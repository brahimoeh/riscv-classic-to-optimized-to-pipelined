==> flow/design.v <==
module instruction_memory
    #(parameter MEMORY_SIZE = 128)
    (
        output reg [31:0] ReadData,
        input             RESET, CLK,
        input      [31:0] Address
    );
    reg [7:0] MEMORY[MEMORY_SIZE-1:0];
    integer i;
    always @(posedge RESET) begin
        if (RESET) begin
    MEMORY[0]  <= 8'b00000000;  
    MEMORY[1]  <= 8'b00000000;  
    MEMORY[2]  <= 8'b00000000;  
    MEMORY[3]  <= 8'b10010011;  
    MEMORY[4]  <= 8'b00000000;  
    MEMORY[5]  <= 8'b00010000;  
    MEMORY[6]  <= 8'b00000001;  
    MEMORY[7]  <= 8'b00010011;  
    MEMORY[8]  <= 8'b00000011;  
    MEMORY[9]  <= 8'b01110000;  
    MEMORY[10] <= 8'b00000010;  
    MEMORY[11] <= 8'b10010011;  
    MEMORY[12] <= 8'b00000000;  
    MEMORY[13] <= 8'b00100000;  
    MEMORY[14] <= 8'b10000001;  
    MEMORY[15] <= 8'b10110011;  
    MEMORY[16] <= 8'b00000000;  
    MEMORY[17] <= 8'b00000001;  
    MEMORY[18] <= 8'b00000000;  
    MEMORY[19] <= 8'b10010011;  
    MEMORY[20] <= 8'b00000000;  
    MEMORY[21] <= 8'b00000001;  
    MEMORY[22] <= 8'b10000001;  
    MEMORY[23] <= 8'b00010011;  
    MEMORY[24] <= 8'b11111110;  
    MEMORY[25] <= 8'b01010001;  
    MEMORY[26] <= 8'b10011010;  
    MEMORY[27] <= 8'b11100011;  
				for (i = 28; i < MEMORY_SIZE; i = i + 1) 
							MEMORY[i] <= 8'b00000000;
				end
    end
    always @(*) begin
        ReadData = {
            MEMORY[Address],
            MEMORY[Address + 1],
            MEMORY[Address + 2],
            MEMORY[Address + 3]
        };
    end
endmodule
# From RTL to reports: instruction_memory
# What the tools print for instruction_memory, step after step.
# Lines are those of the file above, counted from 1.
# Operators: Yosys type, input widths -> output width; for muxes data width and select width s.
# Cell names lack the library's common part.
# A cell with -- has no value.
# inputs
design,instruction_memory
clock_port,RESET
cell_library,sky130hd
pvt_corner,tt_025C_1v80

# Elaborated design
# Counts by Yosys on the flattened word-level netlist (proc, flatten, opt, wreduce). Print and check cells are left out. Cells with the same type and inputs are merged into one.
# word_totals
ff_bits,0
input_bits,34
output_inout_bits,32
wordCells,539
# op_classes
add_sub_neg,3
equal,508
muxes,4
reduce_logical,24
# ops
cell,count
$eq 7x7->1 const B,256
$eq 7x6->1 const B,128
$pmux 8 s15,4
$eq 7x5->1 const B,64
$reduce_or 108->1,4
$eq 7x4->1 const B,32
$eq 7x3->1 const B,16
$eq 7x2->1 const B,8
$eq 7x1->1 const B,4
$logic_not 7->1,4
$reduce_or 3->1,8
$reduce_or 2->1,8
$add 7x2->7 const B,2
$add 7x1->7 const B,1

# Longest topological paths
# Longest topological path by Yosys (ltp), each cell counted once; first at word level (registers and memories cut), then after technology mapping (sequential cells cut; the memories' decode and read muxes count).
# depth
word_depth,4
ABC_AREA,0
mapped_depth,10
depth_no_buf,8

# After synthesis
# Yosys stat after the flow's synthesis: flattened, memories mapped to cells. It holds for the ABC_AREA given above (unset counts as 0); a run with the other value may have another netlist.
# types
cell_type,count,area_total_um2
xnor2_1,13,113.859
nand2_1,30,112.608
nor2_1,30,112.608
o21ai_0,21,105.101
a21oi_1,14,70.067
buf_2,10,50.048
nor3_1,9,45.043
o221ai_2,3,45.043
nand3_1,7,35.034
xor2_1,4,35.034
a31oi_1,5,31.28
o22ai_1,5,31.28
a221o_1,3,30.029
a22oi_1,4,30.029
buf_4,4,30.029
a221oi_1,3,26.275
clkbuf_1,7,26.275
ha_1,2,25.024
# Other cell types: 41; their cells: 70.
# synth_totals
stdcells,244
yosys_area_um2,1477.7
seq_area_um2,0.0
flip_flops,0
buffers,26

# Timing after synthesis
# Source: OpenSTA report_checks on the synthesized netlist (no wires, ideal clock, input and output delay 20% of the period each), path of least setup slack; recovery checks are left aside. Register names are those of the netlist, which keeps one name where synthesis merged equal registers.
# synth_path
kind,input -> output
start,input port Address[1]
end,output port ReadData[5]
clock_period_ns,5.01
in_delay_ns,1.002
output_delay_ns,1.002
launch_ns,1.002
t_arrival_ns,2.925
required_ns,4.008
setup_slack_ns,1.083
path_delay_ns,1.923
driving_pins,10
path_buffers,2
period_less_setup_slack_ns,3.927
# "path_delay_ns" is the arrival time less input delay plus setup time.
# At an output port there is no setup time.
# "driving_pins" counts driving pins, that of a launching flip-flop among them; a cell with two outputs on the path counts twice.
# "period_less_setup_slack_ns" is the clock period less the worst setup slack; recovery checks do not enter. This is arithmetic on one report: input and output delays are still those of the set period (20% each).
# The rows between start and end are the longest chain of elaborated cells between them; the timing report does not say that the signal goes this way. Where chains are equally long, one stands for them.
# Each line given opens the expression or statement behind the cell; cells for indexed reads and writes are added by Yosys, which also makes memories of some case tables.
# synth_between
cell_sequence,buf_2 > clkinv_1 > ha_1 > a21oi_4 > o221ai_2 > or3_1 > buf_4 > nor4_2 > a31oi_1 > nor2_1
elab_chain_cells,4
cone_cells,135
cone_lines,1
classes_between,1 x add/sub; 127 x eq/ne; 1 x mux; 6 x reduce/logical
# synth_rtl
element,line_no,rtl
from (decl),6,input      [31:0] Address
$add 7x2->7,49,MEMORY[Address + 3]
$eq 7x7->1,49,
$reduce_or 108->1,--,
$pmux 8 s15,49,
to (decl),4,"output reg [31:0] ReadData,"

# Timing after layout
# Path of least setup slack in the final report of stored run 1 (OpenROAD, finished layout, wires in). Where an end is a register, its clock arrival counts in the times.
# layout_path
kind,input -> output
start,input port Address[1]
end,output port ReadData[0]
clock_period_ns,7.13
in_delay_ns,1.43
output_delay_ns,1.43
launch_ns,1.43
t_arrival_ns,4.62
required_ns,5.70
setup_slack_ns,1.08
driving_pins,10
path_buffers,2
# The rows between start and end are the longest chain of elaborated cells between them; the timing report does not say that the signal goes this way. Where chains are equally long, one stands for them.
# layout_between
cell_sequence,clkdlybuf4s50_1 > clkinv_1 > ha_1 > a21oi_4 > o221ai_2 > or3_1 > o221ai_2 > o21ai_1 > o221ai_2 > clkdlybuf4s50_1
elab_chain_cells,4
cone_cells,135
cone_lines,1
classes_between,1 x add/sub; 127 x eq/ne; 1 x mux; 6 x reduce/logical
# layout_rtl
element,line_no,rtl
from (decl),6,input      [31:0] Address
$add 7x2->7,49,MEMORY[Address + 3]
$eq 7x7->1,49,
$reduce_or 108->1,--,
$pmux 8 s15,49,
to (decl),4,"output reg [31:0] ReadData,"

Subject: flow runs of instruction_memory

Hi,

Measured data: module instruction_memory, platform sky130hd, 2 stored runs of the flow under differing settings, order arbitrary. Input and output delays are each 20% of the period that was set; the output load is 0.01 pF.
By "achieved_period_ns" is meant the clock period of the run minus its worst setup slack. This is arithmetic on one report: input and output delays are still those of the set period (20% each).
"timing.worst_path_ns": the worst setup path's part of the clock period (all of it between registers, 20% less for each end at a port) less its slack. A launch clock that arrives late makes it longer, a capture clock that arrives late makes it shorter.
"power.total_mw" is the tool's figure for a default switching activity; nothing was simulated.

Stored run 1, flow files:
==> flow/run.sh <==
#!/bin/bash
# the make line also repeats the synthesis and layout settings of config.mk as NAME=value (left out here)
make -C /OpenROAD-flow-scripts/flow DESIGN_CONFIG=/design/flow/config.mk WORK_HOME=/design/flow/orfs CLKGATE_MAP_FILE= finish
==> flow/config.mk <==
export PLATFORM = sky130hd
export DESIGN_NAME = instruction_memory
export DESIGN_NICKNAME = instruction_memory
export VERILOG_FILES = /design/flow/design.v
export SDC_FILE = /design/flow/constraint.sdc
export NUM_CORES = 4
export LEC_CHECK = 0
export CAP_MARGIN = 20
export CORE_MARGIN = 2
export CORE_UTILIZATION = 66
export CTS_CLUSTER_DIAMETER = 306
export CTS_CLUSTER_SIZE = 62
export PLACE_DENSITY = 0.4
export SETUP_SLACK_MARGIN = 0.0
export SLEW_MARGIN = 15
==> flow/constraint.sdc <==
create_clock -name core_clock -period 7.13 [get_ports {RESET}]
set_input_delay 1.4260 -clock core_clock [delete_from_list [all_inputs] [get_ports {RESET}]]
set_output_delay 1.4260 -clock core_clock [all_outputs]
set_load 0.01 [all_outputs]

==> results of stored run 1, as CSV <==
result,value
yosys_chip_area_um2,1477.7
design_die_area_um2,2633.2
post_route_stdcell_area_um2,1808.0
final_util_pct,83.3
setup_ws_ns,1.084
final_setup_tns_ns,0.000
ws_hold_ns,4.162
power.total_mw,0.1127
achieved_period_ns,6.046
timing.worst_path_ns,3.19
path_kind,"input -> output"

Stored run 2, flow files:
==> flow/run.sh <==
#!/bin/bash
# the make line also repeats the synthesis and layout settings of config.mk as NAME=value (left out here)
make -C /OpenROAD-flow-scripts/flow DESIGN_CONFIG=/design/flow/config.mk WORK_HOME=/design/flow/orfs CLKGATE_MAP_FILE= finish
==> flow/config.mk <==
export PLATFORM = sky130hd
export DESIGN_NAME = instruction_memory
export DESIGN_NICKNAME = instruction_memory
export VERILOG_FILES = /design/flow/design.v
export SDC_FILE = /design/flow/constraint.sdc
export NUM_CORES = 4
export LEC_CHECK = 0
export CAP_MARGIN = 20
export CORE_MARGIN = 2
export CORE_UTILIZATION = 40
export SLEW_MARGIN = 20
==> flow/constraint.sdc <==
create_clock -name core_clock -period 3.18 [get_ports {RESET}]
set_input_delay 0.6360 -clock core_clock [delete_from_list [all_inputs] [get_ports {RESET}]]
set_output_delay 0.6360 -clock core_clock [all_outputs]
set_load 0.01 [all_outputs]

==> results of stored run 2, as CSV <==
result,value
yosys_chip_area_um2,1477.7
design_die_area_um2,4196.4
post_route_stdcell_area_um2,2890.3
final_util_pct,80.2
setup_ws_ns,0.031
final_setup_tns_ns,0.000
ws_hold_ns,1.793
power.total_mw,0.4150
achieved_period_ns,3.149
timing.worst_path_ns,1.88
path_kind,"input -> output"

Regards
